==> flow/design.v <==
module ESCALONADOR_V3(clk, uart_tx_done, sensor_bus, sensor_ready, data_to_send, data_used, uart_tx_en);
	input clk;
	input uart_tx_done;
	input [7:0] sensor_ready;
	output reg [7:0] data_used;
	input [127:0] sensor_bus; 
	output uart_tx_en;
	output [15:0] data_to_send;
	wire [15:0] mux_out;  
	reg [2:0] sensor_num = 0; 
	reg state;
	parameter A = 1'b0;  
	parameter T = 1'b1;	 
	initial begin
		state = A;
		data_used = 8'b0;
	end
	always @ (posedge clk) begin
		case (state)				
			A:
				begin
					data_used[sensor_num] <= 0;
					if (sensor_ready[sensor_num]) begin
						state = T;
					end
					else begin
						sensor_num <= sensor_num + 1'b1;
						state = A;
					end
				end
			T: 
				begin
					if (uart_tx_done) begin
						data_used[sensor_num] = 1; 
						state = A;
					end
					else begin
						state = T;
					end
				end
		endcase
	end
	mux_8_to_1 m01(sensor_num, sensor_bus[127], sensor_bus[111], sensor_bus[95], sensor_bus[79], sensor_bus[63], sensor_bus[47], sensor_bus[31], sensor_bus[15], mux_out[15]);
	mux_8_to_1 m02(sensor_num, sensor_bus[126], sensor_bus[110], sensor_bus[94], sensor_bus[78], sensor_bus[62], sensor_bus[46], sensor_bus[30], sensor_bus[14], mux_out[14]);
	mux_8_to_1 m03(sensor_num, sensor_bus[125], sensor_bus[109], sensor_bus[93], sensor_bus[77], sensor_bus[61], sensor_bus[45], sensor_bus[29], sensor_bus[13], mux_out[13]);
	mux_8_to_1 m04(sensor_num, sensor_bus[124], sensor_bus[108], sensor_bus[92], sensor_bus[76], sensor_bus[60], sensor_bus[44], sensor_bus[28], sensor_bus[12], mux_out[12]);
	mux_8_to_1 m05(sensor_num, sensor_bus[123], sensor_bus[107], sensor_bus[91], sensor_bus[75], sensor_bus[59], sensor_bus[43], sensor_bus[27], sensor_bus[11], mux_out[11]);
	mux_8_to_1 m06(sensor_num, sensor_bus[122], sensor_bus[106], sensor_bus[90], sensor_bus[74], sensor_bus[58], sensor_bus[42], sensor_bus[26], sensor_bus[10], mux_out[10]);
	mux_8_to_1 m07(sensor_num, sensor_bus[121], sensor_bus[105], sensor_bus[89], sensor_bus[73], sensor_bus[57], sensor_bus[41], sensor_bus[25], sensor_bus[9], mux_out[9]);
	mux_8_to_1 m08(sensor_num, sensor_bus[120], sensor_bus[104], sensor_bus[88], sensor_bus[72], sensor_bus[56], sensor_bus[40], sensor_bus[24], sensor_bus[8], mux_out[8]);
	mux_8_to_1 m09(sensor_num, sensor_bus[119], sensor_bus[103], sensor_bus[87], sensor_bus[71], sensor_bus[55], sensor_bus[39], sensor_bus[23], sensor_bus[7], mux_out[7]);
	mux_8_to_1 m10(sensor_num, sensor_bus[118], sensor_bus[102], sensor_bus[86], sensor_bus[70], sensor_bus[54], sensor_bus[38], sensor_bus[22], sensor_bus[6], mux_out[6]);
	mux_8_to_1 m11(sensor_num, sensor_bus[117], sensor_bus[101], sensor_bus[85], sensor_bus[69], sensor_bus[53], sensor_bus[37], sensor_bus[21], sensor_bus[5], mux_out[5]);
	mux_8_to_1 m12(sensor_num, sensor_bus[116], sensor_bus[100], sensor_bus[84], sensor_bus[68], sensor_bus[52], sensor_bus[36], sensor_bus[20], sensor_bus[4], mux_out[4]);
	mux_8_to_1 m13(sensor_num, sensor_bus[115], sensor_bus[99],  sensor_bus[83], sensor_bus[67], sensor_bus[51], sensor_bus[35], sensor_bus[19], sensor_bus[3], mux_out[3]);
	mux_8_to_1 m14(sensor_num, sensor_bus[114], sensor_bus[98],  sensor_bus[82], sensor_bus[66], sensor_bus[50], sensor_bus[34], sensor_bus[18], sensor_bus[2], mux_out[2]);
	mux_8_to_1 m15(sensor_num, sensor_bus[113], sensor_bus[97],  sensor_bus[81], sensor_bus[65], sensor_bus[49], sensor_bus[33], sensor_bus[17], sensor_bus[1], mux_out[1]);
	mux_8_to_1 m16(sensor_num, sensor_bus[112], sensor_bus[96],  sensor_bus[80], sensor_bus[64], sensor_bus[48], sensor_bus[32], sensor_bus[16], sensor_bus[0], mux_out[0]);
	assign data_to_send[0] = (mux_out[0]& uart_tx_en);
	assign data_to_send[1] = (mux_out[1]& uart_tx_en);
	assign data_to_send[2] = (mux_out[2]& uart_tx_en);
	assign data_to_send[3] = (mux_out[3]& uart_tx_en);
	assign data_to_send[4] = (mux_out[4]& uart_tx_en);
	assign data_to_send[5] = (mux_out[5]& uart_tx_en);
	assign data_to_send[6] = (mux_out[6]& uart_tx_en);
	assign data_to_send[7] = (mux_out[7]& uart_tx_en);
	assign data_to_send[8] = (mux_out[8]& uart_tx_en);
	assign data_to_send[9] = (mux_out[9]& uart_tx_en);
	assign data_to_send[10] = (mux_out[10]& uart_tx_en);
	assign data_to_send[11] = (mux_out[11]& uart_tx_en);
	assign data_to_send[12] = (mux_out[12]& uart_tx_en);
	assign data_to_send[13] = (mux_out[13]& uart_tx_en);
	assign data_to_send[14] = (mux_out[14]& uart_tx_en);
	assign data_to_send[15] = (mux_out[15]& uart_tx_en);
	assign uart_tx_en = (state == T);
endmodule
module mux_8_to_1 (
  input [2:0] select,      
  input A,
  input B,
  input C,
  input D,
  input E,
  input F,
  input G,
  input H,
  output y 
);
assign y = 		(select == 3'b111) ? A :
               (select == 3'b110) ? B :
               (select == 3'b101) ? C :
               (select == 3'b100) ? D :
               (select == 3'b011) ? E :
               (select == 3'b010) ? F :
               (select == 3'b001) ? G :
					H;  
endmodule
**From RTL to reports: ESCALONADOR_V3**

The steps from the RTL of ESCALONADOR_V3 to its reports follow in flow order.
Lines are those of the file above, counted from 1.
Library cell names are shortened.
A cell with - has no value.

- Top module: ESCALONADOR_V3
- Clock port: clk
- Cell library: sky130hd
- Timing corner: tt_025C_1v80

**Word level**

Yosys after proc, flatten, opt, wreduce and memory -nomap, before mapping. Memory bits, and registers merged into a memory's read port (data or address), are not among the register bits. Print and check cells are not counted. Equal cells are merged and count once.

- Register bits after elaboration: 12
- Input bits: 138
- Elaborated cells: 153

- Add/sub/neg operators: 2
- Equality and inequality tests: 7
- Shifts and indexed selects: 3
- Muxes and demuxes: 116
- Bitwise operators: 21
- Reduce/logical cells: 1

Operators with widths:

| kind | number |
|---|---|
| 1-bit two-way mux | 114 |
| 1-bit bitwise AND | 16 |
| 1-bit by 4-bit variable shift with 8-bit output (first input constant) | 2 |
| 3-bit == test (second input constant) | 4 |
| 8-bit by 3-bit indexed select with 1-bit output | 1 |
| 8-bit bitwise AND | 1 |
| 8-bit bitwise OR | 1 |
| 8-bit NOT | 1 |
| 8-bit two-way mux | 1 |
| 3-bit by 2-bit == test with 1-bit output (second input constant) | 2 |
| 3-bit negator with 4-bit output | 1 |
| 3-bit by 1-bit adder with 3-bit output (second input constant) | 1 |
| 3-bit by 1-bit == test with 1-bit output (second input constant) | 1 |
| 1-bit NOT | 2 |
| 2-bit AND reduction | 1 |
| 1-bit case mux with 2-bit select | 1 |

**Logic depth**

Longest topological path by Yosys (ltp), each cell counted once; first at word level (registers and memories cut), then after technology mapping (sequential cells cut; the memories' decode and read muxes count).

- Depth in word-level cells: 9
- ABC_AREA: 0
- Gate-level depth with buffers: 9

**Netlist**

Yosys stat after the flow's synthesis: flattened, memories mapped to cells. It holds for the ABC_AREA given above (unset counts as 0); a run with the other value may have another netlist.
Totals and module areas in this step are rounded.

- Cell count: 234
- Chip area (Yosys): 1800 um^2
- Flip-flops: 12
- Buffers: 22

Cell types:

| cell | number | area in all (um^2) |
|---|---|---|
| edfxtp_1 | 11 | 330.317 |
| o22ai_1 | 44 | 275.264 |
| a221oi_1 | 15 | 131.376 |
| or4_1 | 15 | 112.608 |
| nor2b_1 | 17 | 106.352 |
| ha_1 | 8 | 100.096 |
| a21oi_1 | 17 | 85.082 |
| o21ai_0 | 16 | 80.077 |
| nor2_1 | 19 | 71.318 |
| and2b_1 | 8 | 60.058 |
| nor2b_2 | 6 | 52.55 |
| a21boi_0 | 6 | 45.043 |
| mux4_2 | 2 | 45.043 |
| buf_12 | 2 | 40.038 |
| buf_2 | 8 | 40.038 |
| clkbuf_1 | 10 | 37.536 |
| inv_1 | 7 | 26.275 |
| dfxtp_1 | 1 | 20.019 |

Other cell types: 20; their cells: 22.
The figures by module come from a second, unflattened synthesis with its own total; it is not the netlist above.

- Cell total of the unflattened synthesis: 110
- Area (unflattened synthesis): 1800 um^2

Rows give one instance, submodules left out.

Modules:

| module | instances | cells | area (um^2) | sequential area (um^2) |
|---|---|---|---|---|
| mux_8_to_1 | 16 | 3 | 64 | 0.0 |
| ESCALONADOR_V3 | 1 | 62 | 740 | 350 |

**Timing after synthesis**

Path of least setup slack by OpenSTA after synthesis, without wires, with an ideal clock, recovery checks aside; 20% of the period is set as input and as output delay. Where synthesis merged equal registers, the netlist keeps one of their names.

- Kind: register -> output
- From: reg sensor_num[1]
- To: out data_to_send[9]
- Clock period: 2.88 ns
- External output delay: 0.576 ns
- Launch time at the first pin: 0.000 ns
- Arrival: 2.100 ns
- Required time: 2.304 ns
- Slack: 0.204 ns
- Path delay: 2.100 ns
- Stages on the path: 9
- Buffers on the path: 2
- Synthesis period reached: 2.676 ns

"path delay" = arrival - input delay + setup time.
A path that ends at an output port has no setup time.
"stages on the path" counts driving pins, that of a launching flip-flop among them; a cell with two outputs on the path counts twice.
"synthesis period reached" = period - worst setup slack (recovery checks aside). The figure is calculated, with input and output delays left at 20% of the set period.
Between the ends stands the longest chain of elaborated cells between them, by number of cells; it is not shown to be the way that was timed. Of several equally long chains one is given.
A line is the first line of the expression or statement that the cell stems from. Yosys adds cells for indexed reads and writes and turns some case tables into memories.

- Cell sequence: edfxtp_1 -> ha_1 -> ha_1 -> buf_2 -> clkinv_2 -> buf_2 -> o21ai_0 -> or4_1 -> o22ai_1
- Length of the longest elaborated chain: 9
- Elaborated cells on any way between the ends: 15
- Source lines of those cells: 8

Ends and longest elaborated chain, after synthesis:

| what | line | source |
|---|---|---|
| start: declaration | 10 | `reg [2:0] sensor_num = 0;` |
| start: assignment | 27 | `sensor_num <= sensor_num + 1'b1;` |
| 3-bit by 1-bit == test with 1-bit output | 95 | `(select == 3'b001) ? G :` |
| 1-bit two-way mux | 95 |  |
| 1-bit two-way mux | 94 | `(select == 3'b010) ? F :` |
| 1-bit two-way mux | 93 | `(select == 3'b011) ? E :` |
| 1-bit two-way mux | 92 | `(select == 3'b100) ? D :` |
| 1-bit two-way mux | 91 | `(select == 3'b101) ? C :` |
| 1-bit two-way mux | 90 | `(select == 3'b110) ? B :` |
| 1-bit two-way mux | 89 | `assign y = (select == 3'b111) ? A :` |
| 1-bit bitwise AND | 68 | `assign data_to_send[9] = (mux_out[9]& uart_tx_en);` |
| end: declaration | 8 | `output [15:0] data_to_send;` |

**Path in the finished layout**

From the final timing report of run 2: the path of least setup slack in the routed layout; clock arrival at registers is part of the times.

- Kind: register -> output
- From: reg sensor_num[1]
- To: out data_to_send[15]
- Clock period: 3.22 ns
- External output delay: 0.64 ns
- Launch time at the first pin: 0.23 ns
- Arrival: 2.19 ns
- Required time: 2.58 ns
- Slack: 0.38 ns
- Stages on the path: 9
- Buffers on the path: 2

Between the ends stands the longest chain of elaborated cells between them, by number of cells; it is not shown to be the way that was timed. Of several equally long chains one is given.

- Cell sequence: edfxtp_1 -> buf_6 -> ha_4 -> ha_4 -> nand2b_4 -> o22ai_1 -> or4_1 -> o22ai_2 -> buf_2
- Length of the longest elaborated chain: 9
- Elaborated cells on any way between the ends: 15
- Source lines of those cells: 8

Ends and longest elaborated chain, post-layout:

| what | line | source |
|---|---|---|
| start: declaration | 10 | `reg [2:0] sensor_num = 0;` |
| start: assignment | 27 | `sensor_num <= sensor_num + 1'b1;` |
| 3-bit by 1-bit == test with 1-bit output | 95 | `(select == 3'b001) ? G :` |
| 1-bit two-way mux | 95 |  |
| 1-bit two-way mux | 94 | `(select == 3'b010) ? F :` |
| 1-bit two-way mux | 93 | `(select == 3'b011) ? E :` |
| 1-bit two-way mux | 92 | `(select == 3'b100) ? D :` |
| 1-bit two-way mux | 91 | `(select == 3'b101) ? C :` |
| 1-bit two-way mux | 90 | `(select == 3'b110) ? B :` |
| 1-bit two-way mux | 89 | `assign y = (select == 3'b111) ? A :` |
| 1-bit bitwise AND | 74 | `assign data_to_send[15] = (mux_out[15]& uart_tx_en);` |
| end: declaration | 8 | `output [15:0] data_to_send;` |

Wiki page: ESCALONADOR_V3 / flow data

2 stored runs of ESCALONADOR_V3 in the flow (synthesis by Yosys, layout by OpenROAD, sky130hd cells), in arbitrary order. Constraints: input delay and output delay 20% of the set period each, output load 0.01 pF.
"reached clock period" = clock period - worst setup slack. The figure is calculated, with input and output delays left at 20% of the set period.
"total power after layout" rests on the timing tool's default activity at the inputs, not on a simulated workload.
The measured numbers are rounded.
A setting shown as n/a is not set for that run.
A result given as n/a is not shown for that run.

| item | run 1 | run 2 |
|---|---|---|
| period_ns | 4.38 | 3.22 |
| CORE_UTILIZATION | 64 | 17 |
| PLACE_DENSITY | 0.52 | 0.43 |
| CORE_MARGIN | 9 | 3 |
| CELL_PAD_IN_SITES_GLOBAL_PLACEMENT | 3 | n/a |
| CELL_PAD_IN_SITES_DETAIL_PLACEMENT | 1 | n/a |
| ABC_AREA | 1 | n/a |
| GPL_ROUTABILITY_DRIVEN | 1 | n/a |
| CTS_CLUSTER_DIAMETER | 386 | n/a |
| MIN_ROUTING_LAYER | met2 | met1 |
| CAP_MARGIN | 20 | 20 |
| SLEW_MARGIN | 20 | 15 |
| SETUP_SLACK_MARGIN | n/a | 0.8 |
| CORE_ASPECT_RATIO | n/a | 1.7 |
| CTS_CLUSTER_SIZE | n/a | 73 |
| MAX_ROUTING_LAYER | n/a | met5 |
| reached clock period (ns) | n/a | 2.838 |
| full die area (um^2) | n/a | 12000 |
| area of the standard cells in the finished layout (um^2) | n/a | 4200 |
| worst hold slack after layout (ns) | n/a | 0.54 |
| total power after layout (W) | n/a | 0.0039 |
| worst setup slack after layout (ns) | n/a | 0.38 |
| chip area after synthesis (Yosys) (um^2) | n/a | 1800 |

Run 1: no final report: placement broke off with GPL-0301
