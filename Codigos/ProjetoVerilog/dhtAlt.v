==> flow/design.v <==
module TRIS(inout PORT, input DIR, input SEND, output READ);
	assign PORT = DIR ? SEND : 1'bz;
	assign READ = DIR ? 1'bz : PORT;
endmodule
module dhtAlt(
	input clk, 							 
	inout dht_data, 			 
	input start_bit, 					 
	output reg errorSensor, 		 
	output reg done,                 
	output [7:0]hum_int, 			 
	output [7:0]hum_float, 			 
	output [7:0]temp_int, 			 
	output [7:0]temp_float, 		 
	output [7:0]check_sum 			 
	);
	reg direction; 			 
	reg [14:0]counter; 				 
	reg [5:0]index; 					 
	reg [39:0]temp_data; 			 
	reg send; 					 
	wire read; 					 
	reg error; 							 
	TRIS tris(dht_data, direction, send, read);
	reg [3:0]state = 0;  
	parameter IDLE=0, START=1, DETECT_SIGNAL=2, WAIT_DHT11=3, DHT11_RESPONSE=4, 
	DHT11_HIGH_RESPONSE=5, TRANSMIT=6, DETECT_BIT=7, WAIT_SIGNAL=8, STOP = 9;
	assign hum_int[7:0] = temp_data[39:32];
	assign hum_float[7:0] = temp_data[31:24];
	assign temp_int[7:0] = temp_data[23:16];
	assign temp_float[7:0] = temp_data[15:8];
	assign check_sum[7:0] = temp_data[7:0];
	initial begin
		send <= 1;
		direction <= 1;  
	end
	always @(posedge clk) begin
		case(state)
			IDLE: begin 
				error <= 0;
				done <= 0;
				errorSensor <=0;
				if (start_bit ==1) begin
					temp_data = 0;  
					index = 0;  
					send <= 0;  
					counter <= 0;  
					state <= START;
				end	
			end
			START: begin 
				counter <= counter + 1;
				if(counter == 19000) begin  
					counter <= 0;  
					send <= 1;  
					state <= DETECT_SIGNAL;  
				end
			end
			DETECT_SIGNAL:begin 
				counter <= counter + 1;
				if(counter == 20) begin  
					counter <= 0;  
					direction <= 0;  
					state <= WAIT_DHT11;  
				end
			end
			WAIT_DHT11: begin 
				counter <= counter + 1;
				if(counter == 21 || read == 0) begin  
					counter <= 0;  
					direction <= 0;  
					state <= DHT11_RESPONSE;  
				end
			end
			DHT11_RESPONSE:  begin 
				counter <= counter + 1;
				if(read == 1 || counter == 100) begin  
					counter <= 0;
					if(read == 0) begin  
						error <= 1;
						state <= WAIT_SIGNAL;  
					end else begin  
						state <= DHT11_HIGH_RESPONSE;  
					end
				end 
			end
			DHT11_HIGH_RESPONSE: begin 
				counter <= counter + 1;
				if(read == 0 || counter == 100) begin  
					if(read == 1) begin  
						counter <= 0;
						error <= 1;
						state <= WAIT_SIGNAL;  
					end else begin  
						counter <= 0;
						state <= TRANSMIT;  
					end
				end
			end
			TRANSMIT: begin 
				if(index < 40) begin  
					counter <= counter + 1;
					if(read == 1 || counter == 70) begin  
						counter <= 0;
						if(read == 0) begin  
							error <= 1;
							state <= WAIT_SIGNAL;  
						end else begin  
							state <= DETECT_BIT;  
						end
					end
				end else begin  
					state <= WAIT_SIGNAL;  
				end
			end
			DETECT_BIT: begin 
				if(read == 1) begin  
					counter <= counter + 1;
				end else begin
					if(counter > 50) begin  
						temp_data[39-index] <= 1;  
					end else begin  
						temp_data[39-index] <= 0;  
					end
					counter <= 0;  
					index <= index + 1;  
					state <= TRANSMIT;  
				end
			end
			WAIT_SIGNAL: begin 
				counter <= counter + 1;
				if (counter == 100) begin  
					counter <= 0;
					send <=1;
					direction <= 1;  
					state <= STOP;  
				end
			end
			STOP: begin 
				if(error == 1)
					errorSensor <= 1;
				done <= 1;
				state <= IDLE;  
			end
		endcase
	end
endmodule 	
* Tool chain data of dhtAlt
The steps from the RTL of dhtAlt to its reports follow in flow order. Lines are those of the file above, counted from 1. Operators carry their Yosys type and port widths (W data, S select, Z words). Cell names lack the library's common part. The mark - stands for no value.
Design: top module dhtAlt, clock clk, cell library sky130hd, timing corner tt_025C_1v80

* After elaboration
Yosys after proc, flatten, opt, wreduce and memory -nomap, before mapping. Memory bits, and registers merged into a memory's read port (data or address), are not among the register bits. Print and check cells are not counted. Equal cells are merged and count once.
Cells by class: div/mod/pow operators 0, equality and inequality tests 27, multipliers 0, muxes and demuxes 48, reductions and logical operators 20, $lt $le $gt $ge 2, add/sub/neg operators 4, bitwise logic cells 5, shift-type cells 2
Operator list (count):
- $mux W15 | 10
- $pmux W15 S9 | 1
- $shift A1 B33 Y40 const A | 2
- $or A40 B40 Y40 | 2
- $mux W4 | 13
- $and A40 B40 Y40 | 1
- $not A40 Y40 | 1
- $pmux W4 S10 | 1
- $mux W40 | 1
- $neg A32 Y33 | 1
- $eq A15 B5 Y1 const B | 2
- $eq A15 B7 Y1 const B | 2
- $ne A2 B2 Y1 const B | 11
- $eq A4 B3 Y1 const B | 4
- $add A15 B1 Y15 const B | 1
- $eq A15 B15 Y1 const B | 1
- $gt A15 B6 Y1 const B | 1
- $mux W1 | 14
- $pmux W6 S2 | 1
- $mux W6 | 2
- $reduce_and A10 Y1 | 1
- $reduce_bool A10 Y1 | 1
- $reduce_bool A9 Y1 | 1
- $eq A4 B2 Y1 const B | 2
- $eq A4 B4 Y1 const B | 2
- $reduce_and A4 Y1 | 2
- $sub A6 B6 Y7 const A | 1
- $reduce_and A3 Y1 | 2
Other operator kinds: 16; their cells: 24.
Bit counts: memory bits (read-only) 0, word-level cells 117, output and inout bits 43, bits in latches 0, bits in writable memories 0, word width x clocked read ports 0, input port bits 2, memories 0, bits in registers 70

* Longest topological paths
Yosys ltp: most cells in a row. Word level: on the elaborated netlist, between registers, memories and ports. Mapped: between sequential cells and ports; inverters and the memories' decode and read muxes count.
Depth: depth after elaboration 7, ABC_AREA 0, mapped depth 12

* Synthesis result
Source: synth_stat.txt of the flow (Yosys; design flattened, memories mapped). It holds for the ABC_AREA given above (unset counts as 0); a run with the other value may have another netlist.
Synthesis totals: flip-flop cells 69, buffers 20, sequential part of the area 2072.0 µm², mapped cells 363, chip area (Yosys) 3958.8 µm²
Cells by type:
- edfxtp_1 | count 69, total area 2.07E+03 µm²
- nor2_1 | count 59, total area 221.462 µm²
- ha_1 | count 17, total area 212.704 µm²
- xor2_1 | count 12, total area 105.101 µm²
- nand2_1 | count 24, total area 90.086 µm²
- a21oi_2 | count 10, total area 87.584 µm²
- xnor2_1 | count 10, total area 87.584 µm²
- nor3_1 | count 13, total area 65.062 µm²
- nand4_1 | count 10, total area 62.56 µm²
- nand3_1 | count 11, total area 55.053 µm²
- a21oi_1 | count 9, total area 45.043 µm²
- clkbuf_1 | count 11, total area 41.29 µm²
- inv_1 | count 11, total area 41.29 µm²
- or3_1 | count 6, total area 37.536 µm²
- or4_1 | count 5, total area 37.536 µm²
- nand2b_1 | count 5, total area 31.28 µm²
- mux2i_1 | count 3, total area 30.029 µm²
- nand3b_1 | count 4, total area 30.029 µm²
Other cell types: 39; their cells: 74. The figures by module come from a second, unflattened synthesis with its own total; it is not the netlist above.
Unflattened totals: cells (unflattened synthesis) 368, area total of the unflattened synthesis 3943.8 µm²
Rows give one instance, submodules left out.
By module:
- dhtAlt | area 3928.8 µm², sequential area 2102.0 µm², times used 1, cells 366
- TRIS | area 15.0 µm², sequential area 0.0 µm², times used 1, cells 2

* Worst setup path after synthesis
Path of least setup slack by OpenSTA after synthesis, without wires, with an ideal clock, recovery checks aside; 20% of the period is set as input and as output delay. Where synthesis merged equal registers, the netlist keeps one of their names.
Timing after synthesis: path type reg-to-reg, start register index[3], end register (no name shown), period 4.29 ns, path delay 4.160 ns, arrival time 3.858 ns, slack 0.131 ns, buffers on the path 1, required time 3.988 ns, stages 12, setup time 0.302 ns, synthesis period reached 4.159 ns
"path delay" = arrival - input delay + setup time. "stages": output pins that drive a net of the path, with the launching flip-flop's if there is one; two outputs of one cell count as two. "synthesis period reached" = period - worst setup slack (recovery checks aside). The figure is calculated, with input and output delays left at 20% of the set period.
On the way, after synthesis: path through edfxtp_1 -> clkbuf_1 -> o21ai_1 -> inv_1 -> or3_1 -> inv_1 -> ha_1 -> or4_1 -> or4_1 -> a2111oi_2 -> nand3b_1 -> nor2_1
Ends and longest elaborated chain, after synthesis:
- from (decl) | line 19 | reg [5:0]index;
- from (assign) | line 45 | index = 0;
- from (assign) | line 126 | index <= index + 1;
Chain of elaborated cells between the ends: none given.

* Path in the finished layout
Path of least setup slack in the final report of job 1 (OpenROAD, finished layout, wires in). Where an end is a register, its clock arrival counts in the times.
Timing post-layout: path type reg-to-reg, start register index[3], end register (no name shown), buffers on the path 3, required time 5.06 ns, arrival time 4.11 ns, period 5.03 ns, slack 0.96 ns, setup time 0.29 ns, stages 14
On the way, post-layout: path through edfxtp_1 -> inv_2 -> ha_1 -> nand4_1 -> buf_4 -> or3_1 -> ha_1 -> or4_1 -> or4_4 -> a2111oi_4 -> buf_4 -> nand3b_1 -> buf_4 -> nor2_1
Ends and longest elaborated chain, post-layout:
- from (decl) | line 19 | reg [5:0]index;
- from (assign) | line 45 | index = 0;
- from (assign) | line 126 | index <= index + 1;
Chain of elaborated cells between the ends: none given.

Data sheet: physical implementation of dhtAlt

Below are 2 stored runs of the flow (Yosys, OpenROAD; platform sky130hd) on dhtAlt, each with its settings and what was measured, unordered. Constraints: input delay and output delay 20% of the set period each, output load 0.01 pF.
"achieved clock period": clock period set for the run, less the worst setup slack. It is reckoned from that one timing run; input and output delays stay at 20% of the period that was set.
"power" rests on the timing tool's default activity at the inputs, not on a simulated workload.
[job 1] settings: period_ns=5.03, CORE_UTILIZATION=34, SETUP_SLACK_MARGIN=0.85, PLACE_DENSITY_LB_ADDON=0.26, HOLD_SLACK_MARGIN=-0.09, CORE_ASPECT_RATIO=1.55, TNS_END_PERCENT=15, ABC_AREA=0, SLEW_MARGIN=30, CAP_MARGIN=20, CORE_MARGIN=2
[job 1] result: chip area after synthesis (Yosys) 3958.8 µm², die area 12543.3 µm², utilization 42.9%, worst setup slack after layout 0.958 ns, total negative slack 0.000 ns, power 1.265 mW, achieved clock period 4.072 ns
[job 2] settings: period_ns=3.81, CORE_UTILIZATION=33, PLACE_DENSITY_LB_ADDON=0.18, CORE_ASPECT_RATIO=0.67, CELL_PAD_IN_SITES_GLOBAL_PLACEMENT=2, ABC_AREA=1, CTS_CLUSTER_DIAMETER=251, CAP_MARGIN=30, CORE_MARGIN=2, SLEW_MARGIN=20
[job 2] result: chip area after synthesis (Yosys) 4111.4 µm², die area 13385.9 µm², utilization 40.9%, worst setup slack after layout 0.483 ns, total negative slack 0.000 ns, power 3.470 mW, achieved clock period 3.327 ns
