==> flow/design.v <==
module receptor(clk_9k6hz, rx, data, concluded);
	input clk_9k6hz;  
	input rx;		 
	output reg concluded = 1'b0; 
	output reg [15:0]data;            
	reg [15:0]buffer;             
	reg [1:0] state;
	parameter START= 2'b01;
	parameter DATA = 2'b10;
	parameter STOP = 2'b11;		 
	integer pos = 0; 
	initial begin
		concluded = 1'b0;
		state <= START;
	end
	always @ (posedge clk_9k6hz) begin
		case (state)
			START:
				begin
					if (pos == 16) begin
						pos = 0;
						concluded = 1'b0;
					end
					if(rx) begin 
						state = START;
					end
					else 
						state = DATA;
				end
			DATA:
				begin
					data[pos] = rx;
					pos = pos + 1;
					if(pos == 8) begin 
						state = STOP;
					end
					else if (pos == 16) begin 
						state = STOP;
					end
					else begin 
						state = DATA;
					end	
				end
			STOP:
				begin
					if (pos == 16) begin
						concluded = 1'b1;  
					end
					state = START;
				end
		endcase
	end
endmodule
=== Reports on receptor ===
The steps from the RTL of receptor to its reports follow in flow order.
Lines are those of the file above, counted from 1.
Operators: Yosys type, input widths -> output width; for muxes data width and select width s.
A cell with -- has no value.

* Top: receptor
* Clock input: clk_9k6hz
* Standard-cell library: sky130hd
* Corner: tt_025C_1v80

=== Word level ===
Source: Yosys, flattened and elaborated, memories not mapped. Widths are those after wreduce. Registers that Yosys merges into a memory's read port (data or address) are not register bits. Print and check cells do not count. Equal cells are merged and count once.

* Bits in registers: 51
* Latch bits: 0
* RAM bits: 0
* Memory bits (read-only): 0
* Clocked read ports x word width: 0
* Memory cells: 0
* Input port bits: 2
* Output and inout bits: 17
* Word-level cells: 33

* Add/subtract/negate cells: 2
* $mul: 0
* Divide/modulo/power cells: 0
* Magnitude comparators: 0
* Equality and inequality tests: 8
* Shift-type cells: 2
* Muxes and demuxes: 9
* Bitwise gates (word level): 3
* Reduce/logical cells: 5

{| class="wikitable"
|+ Operator list
! operator !! count
|-
| $eq 32x6->1 const B || 2
|-
| $pmux 32 s2 || 1
|-
| $shift 1x33->16 || 1
|-
| $shift 1x33->16 const A || 1
|-
| $neg 32->33 || 1
|-
| $add 32x2->32 const B || 1
|-
| $eq 32x5->1 const B || 1
|-
| $mux 32 || 1
|-
| $and 16x16->16 || 1
|-
| $or 16x16->16 || 1
|-
| $not 16->16 || 1
|-
| $pmux 2 s3 || 1
|-
| $eq 2x2->1 const B || 2
|-
| $ne 2x2->1 const B || 2
|-
| $reduce_bool 2->1 || 2
|-
| $mux 1 || 4
|-
| $reduce_and 3->1 || 1
|-
| $reduce_bool 3->1 || 1
|-
| $eq 2x1->1 const B || 1
|-
| $reduce_and 2->1 || 1
|-
| $pmux 1 s2 || 1
|-
| $mux 2 || 1
|}

=== Logic depth ===
Depth = most cells in a row (Yosys ltp): at word level without a register or memory, in the mapped netlist without a sequential cell, where the memories' decode and read muxes count.

* Depth after elaboration: 5
* ABC_AREA: 1
* Mapped depth: 23
* Gate-level depth less buffers: 20

=== Mapped cells and area ===
The flow's flattened synthesis, as Yosys stat reports it; memories are mapped. The netlist is that of the ABC_AREA named above (0 if unset); the other value can give another one.
The area totals of this step are shown rounded.

* Cells in the netlist: 694
* Cell area after synthesis: 4700 um^2
* Sequential part of the area: 1500 um^2
* Flip-flop cells: 51
* Buffers: 21

{| class="wikitable"
|+ Cell types
! cell type !! count !! area in all (um^2)
|-
| sky130_fd_sc_hd__edfxtp_1 || 51 || 1.53E+03
|-
| sky130_fd_sc_hd__nand2_1 || 159 || 596.822
|-
| sky130_fd_sc_hd__nor2_1 || 130 || 487.968
|-
| sky130_fd_sc_hd__inv_1 || 105 || 394.128
|-
| sky130_fd_sc_hd__nand3_1 || 62 || 310.298
|-
| sky130_fd_sc_hd__xor2_1 || 31 || 271.51
|-
| sky130_fd_sc_hd__nand4_1 || 34 || 212.704
|-
| sky130_fd_sc_hd__nor2_4 || 10 || 112.608
|-
| sky130_fd_sc_hd__nor2_2 || 13 || 81.328
|-
| sky130_fd_sc_hd__buf_6 || 7 || 78.826
|-
| sky130_fd_sc_hd__nand2_2 || 11 || 68.816
|-
| sky130_fd_sc_hd__nand3_2 || 6 || 60.058
|-
| sky130_fd_sc_hd__nor3_1 || 11 || 55.053
|-
| sky130_fd_sc_hd__buf_2 || 9 || 45.043
|-
| sky130_fd_sc_hd__ha_1 || 3 || 37.536
|-
| sky130_fd_sc_hd__nor4_1 || 5 || 31.28
|-
| sky130_fd_sc_hd__a21oi_1 || 6 || 30.029
|-
| sky130_fd_sc_hd__inv_2 || 8 || 30.029
|}

Other cell types: 21; their cells: 33.

=== Timing after synthesis ===
Path of least setup slack by OpenSTA after synthesis, without wires, with an ideal clock, recovery checks aside; 20% of the period is set as input and as output delay. Where synthesis merged equal registers, the netlist keeps one of their names.

* Kind: reg2reg
* Start: reg pos[0]
* End: reg pos[0]
* Clock period: 5.62 ns
* Library setup time: 0.421 ns
* Launch time at the first pin: 0.000 ns
* Arrival: 2.937 ns
* Required time: 5.199 ns
* Slack: 2.262 ns
* Path delay: 3.358 ns
* Stages on the path: 10
* Path buffers: 2
* Synthesis period reached: 3.358 ns

"path delay" is the arrival time less input delay plus setup time.
"stages on the path": output pins that drive a net of the path, with the launching flip-flop's if there is one; two outputs of one cell count as two.
"synthesis period reached" is the clock period less the worst setup slack; recovery checks do not enter. This is arithmetic on one report: input and output delays are still those of the set period (20% each).
Between the ends stands the longest chain of elaborated cells between them, by number of cells; it is not shown to be the way that was timed. Of several equally long chains one is given.
A line is the first line of the expression or statement that the cell stems from. Yosys adds cells for indexed reads and writes and turns some case tables into memories.
Only ways into the end's enable, where the timed path ends, are counted here.

* Path through: sky130_fd_sc_hd__edfxtp_1 > sky130_fd_sc_hd__buf_6 > sky130_fd_sc_hd__inv_4 > sky130_fd_sc_hd__buf_6 > sky130_fd_sc_hd__ha_1 > sky130_fd_sc_hd__nand2_2 > sky130_fd_sc_hd__nor2_1 > sky130_fd_sc_hd__nor4b_1 > sky130_fd_sc_hd__nor2_1 > sky130_fd_sc_hd__nor2_1
* Cells in the longest elaborated chain: 3
* Elaborated cells between the ends (all ways): 3
* Those cells by class: eq/ne: 2; reduce/logical: 1

{| class="wikitable"
|+ Ends and longest elaborated chain, after synthesis
! item !! RTL line !! RTL
|-
| from (decl) || 11 || <nowiki>integer pos = 0;</nowiki>
|-
| from (assign) || 21 || <nowiki>pos = 0;</nowiki>
|-
| from (assign) || 33 || <nowiki>pos = pos + 1;</nowiki>
|-
| $eq 32x6->1 || 20 || <nowiki>if (pos == 16) begin</nowiki>
|-
| $ne 2x2->1 || -- ||
|-
| $reduce_and 2->1 || -- ||
|-
| to (assign) || 21 ||
|-
| to (assign) || 33 ||
|-
| to (decl) || 11 ||
|}

=== Worst path after layout ===
Path of least setup slack in the final report of run 1 (OpenROAD, finished layout, wires in). Where an end is a register, its clock arrival counts in the times.

* Kind: reg2reg
* Start: reg pos[0]
* End: reg data[2]
* Clock period: 5.88 ns
* Library setup time: 0.22 ns
* Launch time at the first pin: 0.32 ns
* Arrival: 3.33 ns
* Required time: 5.97 ns
* Slack: 2.64 ns
* Stages on the path: 23
* Path buffers: 3

Between the ends stands the longest chain of elaborated cells between them, by number of cells; it is not shown to be the way that was timed. Of several equally long chains one is given.
Lines with a computed index may be missing from the assigning lines.

* Path through: sky130_fd_sc_hd__edfxtp_1 > sky130_fd_sc_hd__buf_6 > sky130_fd_sc_hd__inv_4 > sky130_fd_sc_hd__buf_6 > sky130_fd_sc_hd__ha_1 > sky130_fd_sc_hd__nand2_2 > sky130_fd_sc_hd__nor2_4 > sky130_fd_sc_hd__buf_6 > sky130_fd_sc_hd__nand2_2 > sky130_fd_sc_hd__nand2_2 > sky130_fd_sc_hd__nand2_2 > sky130_fd_sc_hd__nor2_1 > sky130_fd_sc_hd__nand2_1 > sky130_fd_sc_hd__nand2_1 > sky130_fd_sc_hd__nand2_2 > sky130_fd_sc_hd__nor2_4 > sky130_fd_sc_hd__nand4_2 > sky130_fd_sc_hd__nor2_2 > sky130_fd_sc_hd__nand4_1 > sky130_fd_sc_hd__nor2_1 > sky130_fd_sc_hd__nand3_1 > sky130_fd_sc_hd__nand2_1 > sky130_fd_sc_hd__inv_1
* Cells in the longest elaborated chain: 5
* Elaborated cells between the ends (all ways): 6
* Source lines of those cells: 1
* Those cells by class: add/sub: 1; shift: 2; logic: 3

{| class="wikitable"
|+ Ends and longest elaborated chain, after layout
! item !! RTL line !! RTL
|-
| from (decl) || 11 || <nowiki>integer pos = 0;</nowiki>
|-
| from (assign) || 21 || <nowiki>pos = 0;</nowiki>
|-
| from (assign) || 33 || <nowiki>pos = pos + 1;</nowiki>
|-
| $neg 32->33 || 32 || <nowiki>data[pos] = rx;</nowiki>
|-
| $shift 1x33->16 || 32 ||
|-
| $not 16->16 || 32 ||
|-
| $and 16x16->16 || 32 ||
|-
| $or 16x16->16 || 32 ||
|-
| to (decl) || 5 || <nowiki>output reg [15:0]data;</nowiki>
|}

Hand-over note for receptor

Below are 2 stored runs of the flow (Yosys, OpenROAD; platform sky130hd) on receptor, each with its settings and what was measured, unordered. Constraints: input delay and output delay 20% of the set period each, output load 0.01 pF.
"time used up by the worst setup path": the worst setup path's part of the clock period (all of it between registers, 20% less for each end at a port) less its slack. A launch clock that arrives late makes it longer, a capture clock that arrives late makes it shorter.
"power": no workload was simulated; the value follows from the tool's default switching activity.
The measured numbers are rounded.

=== Run 1 ===
{| class="wikitable"
! Setting !! Value
|-
| period_ns || 5.88
|-
| CORE_UTILIZATION || 47
|-
| TNS_END_PERCENT || 5
|-
| ABC_AREA || 1
|-
| GPL_TIMING_DRIVEN || 0
|-
| GPL_ROUTABILITY_DRIVEN || 1
|-
| CTS_CLUSTER_SIZE || 83
|-
| CTS_CLUSTER_DIAMETER || 31
|-
| CAP_MARGIN || 25
|-
| SLEW_MARGIN || 35
|-
| MAX_ROUTING_LAYER || met4
|-
| CORE_MARGIN || 2
|-
! Result !! Value
|-
| Area of the synthesized netlist || 4700 um^2
|-
| Standard-cell area after routing || 5200 um^2
|-
| Time used up by the worst setup path || 3.24 ns
|-
| Kind of the worst setup path || reg2reg
|-
| Area inside the die boundary || 11000 um^2
|-
| Smallest setup slack || 2.6 ns
|-
| Power || 0.0027 W
|-
| Utilization of the finished layout || 0.53
|}

=== Run 2 ===
{| class="wikitable"
! Setting !! Value
|-
| period_ns || 3.28
|-
| CAP_MARGIN || 20
|-
| CORE_MARGIN || 2
|-
| CORE_UTILIZATION || 40
|-
| SLEW_MARGIN || 20
|-
! Result !! Value
|-
| Area inside the die boundary || 12000 um^2
|-
| Smallest setup slack || -0.34 ns
|-
| Time used up by the worst setup path || 3.62 ns
|-
| Kind of the worst setup path || reg2reg
|-
| Area of the synthesized netlist || 4300 um^2
|-
| Utilization of the finished layout || 0.52
|-
| Standard-cell area after routing || 5400 um^2
|-
| Power || 0.005 W
|}

End of note.
